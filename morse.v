==> flow/design.v <==
module minor_project(clk,A,B,C,D,buz);
input clk;
input  A;
input  B;
input  C;
input  D;
output buz;
wire buzA,buzB,buzC,buzD;
wire clkA,clkB,clkC,clkD;
assign clkA = clk;
assign clkB = clk;
assign clkC = clk;
assign clkD = clk;
morse_A u1(.clk(clkA),.buzA(buzA),.A(A));
morse_B u2(.clk(clk),.buzB(buzB),.B(B));
morse_C u3(.clk(clk),.buzC(buzC),.C(C));
morse_D u4(.clk(clk),.buzD(buzD),.D(D));
assign buz =buzA | buzB | buzC | buzD ;
endmodule
module morse_A (clk,buzA,A);
   input clk;
	input A;
	output reg buzA;
	parameter DOT_DURATION = 3;  
	parameter DASH_DURATION = 3 * DOT_DURATION;  
	parameter LETTER_DURATION =  DOT_DURATION;  
	reg [31:0] counter = 0;
	reg  [2:0]state = 0;
	always @(posedge clk) begin
	if (A==0) begin
		if (state == 0) begin  
			  if (counter < DOT_DURATION) begin
					buzA = 1;
			  end 
			  else begin
					buzA = 0;
					counter = 0;
					state = 1;
			  end
		 end 
		else if (state == 1) begin  
			  if (counter < LETTER_DURATION) begin
					buzA = 0;
			  end 
			  else begin
					buzA = 0;
					counter = 0;
					state = 2;
			  end
		 end
		else if (state == 2) begin  
			  if (counter < DASH_DURATION) begin
					buzA = 1;
			  end 
			  else begin
					buzA = 0;
					counter = 0;
					state =3;
			  end
		 end
		 else if (state == 3) begin  
			  if (counter < LETTER_DURATION) begin
					buzA = 0;
			  end 
			  else begin
					buzA = 0;
					counter = 0;
					state = 3;
			  end
		 end
		 counter = counter + 1;
	end
	else begin
		buzA = 0;
		counter = 0;
		state =0;
	end
	end
endmodule
module morse_B (clk,buzB,B);
   input clk;
	input B;
	output reg buzB;
	parameter DOT_DURATION = 3;  
	parameter DASH_DURATION = 3 * DOT_DURATION;  
	parameter LETTER_DURATION =  DOT_DURATION;  
	reg [31:0] counter = 0;
	reg  [3:0]state = 0;
	always @(posedge clk) begin
	if (B==0) begin
		if (state == 0) begin  
			  if (counter < DASH_DURATION) begin
					buzB = 1;
			  end 
			  else begin
					buzB = 0;
					counter = 0;
					state = 1;
			  end
		 end 
		else if (state == 1) begin  
			  if (counter < LETTER_DURATION) begin
					buzB = 0;
			  end 
			  else begin
					buzB = 0;
					counter = 0;
					state = 2;
			  end
		 end
		 else if (state == 2) begin  
			  if (counter < DOT_DURATION) begin
					buzB = 1;
			  end 
			  else begin
					buzB = 0;
					counter = 0;
					state = 3;
			  end
		 end 
		else if (state == 3) begin  
			  if (counter < LETTER_DURATION) begin
					buzB = 0;
			  end 
			  else begin
					buzB = 0;
					counter = 0;
					state = 4;
			  end
		 end
		else if (state == 4) begin  
			  if (counter < DOT_DURATION) begin
					buzB = 1;
			  end 
			  else begin
					buzB = 0;
					counter = 0;
					state =5;
			  end
		 end
		 else if (state == 5) begin  
			  if (counter < LETTER_DURATION) begin
					buzB = 0;
			  end 
			  else begin
					buzB = 0;
					counter = 0;
					state = 6;
			  end
		 end 
		else if (state == 6) begin  
			  if (counter < DOT_DURATION) begin
					buzB = 1;
			  end 
			  else begin
					buzB = 0;
					counter = 0;
					state = 7;
			  end
		 end
		 else if (state == 7) begin  
			  if (counter < LETTER_DURATION) begin
					buzB = 0;
			  end 
			  else begin
					buzB = 0;
					counter = 0;
					state = 7;
			  end
		end	  
		 counter = counter + 1;
	end
	else begin
		buzB = 0;
		counter = 0;
		state =0;
	end
	end
endmodule
module morse_C (clk,buzC,C);
   input clk;
	input C;
	output reg buzC;
	parameter DOT_DURATION = 3;  
	parameter DASH_DURATION = 3 * DOT_DURATION;  
	parameter SPACE_DURATION = 7 * DOT_DURATION;  
	parameter LETTER_DURATION =  DOT_DURATION;  
	reg [31:0] counter = 0;
reg  [3:0]state = 0;
	always @(posedge clk) begin
	if (C==0) begin
		if (state == 0) begin  
			  if (counter < DASH_DURATION) begin
					buzC = 1;
			  end 
			  else begin
					buzC = 0;
					counter = 0;
					state = 1;
			  end
		 end 
		else if (state == 1) begin  
			  if (counter < LETTER_DURATION) begin
					buzC = 0;
			  end 
			  else begin
					buzC = 0;
					counter = 0;
					state = 2;
			  end
		 end
		 else if (state == 2) begin  
			  if (counter < DOT_DURATION) begin
					buzC = 1;
			  end 
			  else begin
					buzC = 0;
					counter = 0;
					state = 3;
			  end
		 end 
		else if (state == 3) begin  
			  if (counter < LETTER_DURATION) begin
					buzC = 0;
			  end 
			  else begin
					buzC = 0;
					counter = 0;
					state = 4;
			  end
		 end
		else if (state == 4) begin  
			  if (counter < DASH_DURATION) begin
					buzC = 1;
			  end 
			  else begin
					buzC = 0;
					counter = 0;
					state =5;
			  end
		 end
		 else if (state == 5) begin  
			  if (counter < LETTER_DURATION) begin
					buzC = 0;
			  end 
			  else begin
					buzC = 0;
					counter = 0;
					state = 6;
			  end
		 end 
		else if (state == 6) begin  
			  if (counter < DOT_DURATION) begin
					buzC = 1;
			  end 
			  else begin
					buzC = 0;
					counter = 0;
					state = 7;
			  end
		 end
		 else if (state == 7) begin  
			  if (counter < LETTER_DURATION) begin
					buzC = 0;
			  end 
			  else begin
					buzC = 0;
					counter = 0;
					state = 7;
			  end
		end	  
		 counter = counter + 1;
	end
	else begin
		buzC = 0;
		counter = 0;
		state =0;
	end
	end
endmodule
module morse_D (clk,buzD,D);
   input clk;
	input D;
	output reg buzD;
	parameter DOT_DURATION = 3;  
	parameter DASH_DURATION = 3 * DOT_DURATION;  
	parameter SPACE_DURATION = 7 * DOT_DURATION;  
	parameter LETTER_DURATION =  DOT_DURATION;  
	reg [31:0] counter = 0;
	reg  [3:0]state = 0;
	always @(posedge clk) begin
	if (D==0) begin
		if (state == 0) begin  
			  if (counter < DASH_DURATION) begin
					buzD = 1;
			  end 
			  else begin
					buzD = 0;
					counter = 0;
					state = 1;
			  end
		 end 
		else if (state == 1) begin  
			  if (counter < LETTER_DURATION) begin
					buzD = 0;
			  end 
			  else begin
					buzD = 0;
					counter = 0;
					state = 2;
			  end
		 end
		else if (state == 2) begin  
			  if (counter < DOT_DURATION) begin
					buzD = 1;
			  end 
			  else begin
					buzD = 0;
					counter = 0;
					state =3;
			  end
		end	  
		else if (state == 3) begin  
			  if (counter < LETTER_DURATION) begin
					buzD = 0;
			  end 
			  else begin
					buzD = 0;
					counter = 0;
					state = 4;
			  end
		end	  
		else if (state == 4) begin  
			  if (counter < DOT_DURATION) begin
					buzD = 1;
			  end 
			  else begin
					buzD = 0;
					counter = 0;
					state =5;
			  end
		end	  
		else if (state == 5) begin  
			  if (counter < LETTER_DURATION) begin
					buzD = 0;
			  end 
			  else begin
					buzD = 0;
					counter = 0;
					state = 5;
			  end
		 end
		 counter = counter + 1;
	end
	else begin
		buzD = 0;
		counter = 0;
		state =0;
	end
end
endmodule
Step by step through the tools: minor_project:

What the tools print for minor_project, step after step.
Lines are those of the file above, counted from 1.
Library cell names are shortened.
A cell with n/a has no value.

* design top: minor_project
* clock port: clk
* cell library: sky130hd
* corner: tt_025C_1v80

Elaborated design:

Counts by Yosys on the flattened word-level netlist (proc, flatten, opt, wreduce; memories kept). Register bits leave out memories and registers merged into their read ports (data or address). Print and check cells are left out. Cells with the same type and inputs are merged into one.

* bits of input ports: 5
* latch bits: 0
* output and inout bits: 1
* memory bits (read-only): 0
* word width x clocked read ports: 0
* word-level cells: 202
* bits in registers: 147
* bits in writable memories: 0
* memories kept: 0

* shift-type cells: 0
* $mul: 0
* bitwise gates (word level): 3
* reductions and logical operators: 12
* multiplexer cells: 121
* order comparisons: 8
* equal/unequal tests: 42
* add/subtract/negate cells: 4
* divide/modulo/power cells: 0

Operators with widths (count)
* 32-bit two-way mux: 38
* 4-bit two-way mux: 41
* 32-bit by 1-bit adder with 32-bit output (second input constant): 4
* 32-bit by 2-bit less-than comparator with 1-bit output (second input constant): 4
* 32-bit by 4-bit less-than comparator with 1-bit output (second input constant): 4
* 4-bit by 3-bit equality test with 1-bit output (second input constant): 10
* 1-bit two-way mux: 34
* 3-bit by 2-bit != test with 1-bit output (second input constant): 11
* 4-bit by 2-bit equality test with 1-bit output (second input constant): 6
* 3-bit two-way mux: 8
* 8-bit nonzero test: 2
* 7-bit AND reduction: 2
* 2-bit != test (second input constant): 6
* 4-bit by 1-bit equality test with 1-bit output (second input constant): 3
* 4-bit zero test: 3
* 5-bit AND reduction: 2
* 3-bit by 2-bit equality test with 1-bit output (second input constant): 2
* 6-bit nonzero test: 1
* 5-bit != test (second input constant): 1
* 4-bit by 2-bit != test with 1-bit output (second input constant): 1
* 4-bit by 3-bit != test with 1-bit output (second input constant): 1
* 4-bit nonzero test: 1
* 1-bit OR: 3
* 3-bit by 1-bit equality test with 1-bit output (second input constant): 1
* 3-bit zero test: 1

Longest topological paths:

Yosys ltp: most cells in a row. Word level: on the elaborated netlist, between registers, memories and ports. Mapped: between sequential cells and ports; inverters and the memories' decode and read muxes count.

* depth after elaboration: 12
* ABC_AREA: 0
* gate-level depth with buffers: 13
* gate-level depth less buffers: 10

Synthesis result:

The flow's flattened synthesis, as Yosys stat reports it; memories are mapped. The netlist is that of the ABC_AREA named above (0 if unset); the other value can give another one.

* flip-flop cells: 143
* mapped area: 4714.5 µm²
* area of sequential cells: 2862.7 µm²
* buffer cells: 15
* cell count: 444

Cell types (count)
* dfxtp_1: 143
* nor4_1: 29
* nor2_1: 36
* xor2_1: 15
* nand4_1: 19
* nand3_1: 20
* a21oi_1: 18
* nor3_1: 15
* and2_1: 11
* nand2_1: 16
* a211oi_1: 7
* xnor2_1: 6
* ha_1: 4
* or4_1: 6
* and3_1: 6
* a31oi_1: 5
* nand2b_1: 5
* nor2b_1: 5

Other cell types: 39; their cells: 78.
By module: a second synthesis without flattening, with its own total; a netlist apart from the flattened one above.

* cell total of the unflattened synthesis: 462
* area (unflattened synthesis): 5039.8 µm²

Each row is one instance without its submodules.

Modules
* morse_D: area 1956.9 µm², times used 1, cells 226
* morse_B: area 1036.0 µm², times used 1, cells 84
* morse_C: area 1032.2 µm², times used 1, cells 78
* morse_A: area 1007.2 µm², times used 1, cells 73
* minor_project: area 7.5 µm², times used 1, cells 1

Timing after synthesis:

OpenSTA on the mapped netlist: ideal clock, no wires. The path of least setup slack (recovery checks aside). Input and output delay are each 20% of the period. Register names are those of the netlist, which keeps one name where synthesis merged equal registers.

* path kind: reg-to-reg
* from: register u4.counter[20]
* to: register u4.counter[24]
* time at the first pin: 0.000 ns
* library setup time: 0.128 ns
* path buffers: 2
* delay of the path: 2.797 ns
* arrival time: 2.669 ns
* stages on the path: 13
* period: 3.13 ns
* slack: 0.333 ns
* required time: 3.002 ns
* period reached after synthesis: 2.797 ns

"delay of the path" is the arrival time less input delay plus setup time.
"stages on the path": output pins that drive a net of the path, with the launching flip-flop's if there is one; two outputs of one cell count as two.
"period reached after synthesis" is the clock period less the worst setup slack; recovery checks do not enter. This is arithmetic on one report: input and output delays are still those of the set period (20% each).
Between the ends stands the longest chain of elaborated cells between them, by number of cells; it is not shown to be the way that was timed. Of several equally long chains one is given.
Each line given opens the expression or statement behind the cell; cells for indexed reads and writes are added by Yosys, which also makes memories of some case tables.
At most two assigning lines are given for a register; there are more.

* path through: dfxtp_1 > nor4_1 > nand4_1 > o31ai_2 > buf_2 > and2_1 > ha_1 > inv_1 > nor4_2 > buf_2 > nand4_1 > xnor2_1 > nor2_1
* cells in the longest elaborated chain: 10
* elaborated cells on any way between the ends: 12
* classes of those cells: 1 x add/sub; 2 x compare; 9 x mux

RTL lines, path post-synthesis
* from (decl): RTL line 289 `reg [31:0] counter = 0;`
* from (assign): RTL line 299 `counter = 0;`
* from (assign): RTL line 353 `counter = counter + 1;`
* 32-bit by 2-bit less-than comparator with 1-bit output: RTL line 344 `if (counter < LETTER_DURATION) begin`
* 32-bit two-way mux: RTL line 344
* 32-bit two-way mux: RTL line 343 `else if (state == 5) begin`
* 32-bit two-way mux: RTL line 333 `else if (state == 4) begin`
* 32-bit two-way mux: RTL line 323 `else if (state == 3) begin`
* 32-bit two-way mux: RTL line 313 `else if (state == 2) begin`
* 32-bit two-way mux: RTL line 303 `else if (state == 1) begin`
* 32-bit two-way mux: RTL line 293 `if (state == 0) begin`
* 32-bit two-way mux: RTL line 292 `if (D==0) begin`
* 32-bit by 1-bit adder with 32-bit output: RTL line 353
* to (assign): RTL line 349 `counter = 0;`
* to (assign): RTL line 353
* to (decl): RTL line 289

Worst path after layout:

Path of least setup slack in the final report of stored run 1 (OpenROAD, finished layout, wires in). Where an end is a register, its clock arrival counts in the times.

* path kind: reg-to-reg
* from: register u4.counter[27]
* to: register u4.counter[22]
* time at the first pin: 0.41 ns
* library setup time: 0.08 ns
* required time: 4.60 ns
* stages on the path: 12
* slack: 1.42 ns
* period: 4.27 ns
* arrival time: 3.18 ns
* path buffers: 1

Between the ends stands the longest chain of elaborated cells between them, by number of cells; it is not shown to be the way that was timed. Of several equally long chains one is given.
At most two assigning lines are given for a register; there are more.

* path through: dfxtp_1 > nor4_1 > nand4_1 > o31ai_2 > and2_1 > ha_1 > inv_1 > nor4_2 > buf_4 > nand4_1 > xor2_1 > nor3_1
* cells in the longest elaborated chain: 10
* elaborated cells on any way between the ends: 12
* classes of those cells: 1 x add/sub; 2 x compare; 9 x mux

RTL lines, path post-layout
* from (decl): RTL line 289 `reg [31:0] counter = 0;`
* from (assign): RTL line 299 `counter = 0;`
* from (assign): RTL line 353 `counter = counter + 1;`
* 32-bit by 2-bit less-than comparator with 1-bit output: RTL line 344 `if (counter < LETTER_DURATION) begin`
* 32-bit two-way mux: RTL line 344
* 32-bit two-way mux: RTL line 343 `else if (state == 5) begin`
* 32-bit two-way mux: RTL line 333 `else if (state == 4) begin`
* 32-bit two-way mux: RTL line 323 `else if (state == 3) begin`
* 32-bit two-way mux: RTL line 313 `else if (state == 2) begin`
* 32-bit two-way mux: RTL line 303 `else if (state == 1) begin`
* 32-bit two-way mux: RTL line 293 `if (state == 0) begin`
* 32-bit two-way mux: RTL line 292 `if (D==0) begin`
* 32-bit by 1-bit adder with 32-bit output: RTL line 353
* to (assign): RTL line 349 `counter = 0;`
* to (assign): RTL line 353
* to (decl): RTL line 289

Wiki page: minor_project / flow data

Measured data: module minor_project, platform sky130hd, 2 stored runs of the flow under differing settings, order arbitrary. Input and output delays are each 20% of the period that was set; the output load is 0.01 pF.
By "reached clock period" is meant the clock period of the run minus its worst setup slack. This is arithmetic on one report: input and output delays are still those of the set period (20% each).
"critical path time" = time allowed to the worst setup path (clock period - input delay - output delay, where it has them) - its slack; a late launch clock adds to it, a late capture clock takes from it.
"power consumption": no workload was simulated; the value follows from the tool's default switching activity.

### Stored run 1

Settings: `period_ns=4.27`, `CORE_UTILIZATION=23`, `CELL_PAD_IN_SITES_GLOBAL_PLACEMENT=1`, `TNS_END_PERCENT=25`, `GPL_TIMING_DRIVEN=1`, `CTS_CLUSTER_DIAMETER=236`, `CAP_MARGIN=35`, `CORE_MARGIN=2`, `SLEW_MARGIN=20`

- Final utilization: 0.294
- Setup slack of the critical path: 1.420 ns
- Final setup TNS: 0.000 ns
- Worst hold slack in the final report: 0.456 ns
- Overall die area: 21659.0 µm²
- Power consumption: 2.866 mW
- Mapped cell area after synthesis: 4714.5 µm²
- Reached clock period: 2.850 ns
- Critical path time: 2.85 ns
- Critical path kind: reg-to-reg
- Area of the standard cells in the finished layout: 5938.2 µm²

### Stored run 2

Settings: `period_ns=3.06`, `CAP_MARGIN=20`, `CORE_MARGIN=2`, `CORE_UTILIZATION=40`, `SLEW_MARGIN=20`

- Final utilization: 0.509
- Setup slack of the critical path: 0.304 ns
- Final setup TNS: 0.000 ns
- Worst hold slack in the final report: 0.458 ns
- Overall die area: 12670.9 µm²
- Power consumption: 4.133 mW
- Mapped cell area after synthesis: 4714.5 µm²
- Reached clock period: 2.756 ns
- Critical path time: 2.76 ns
- Critical path kind: reg-to-reg
- Area of the standard cells in the finished layout: 5833.1 µm²
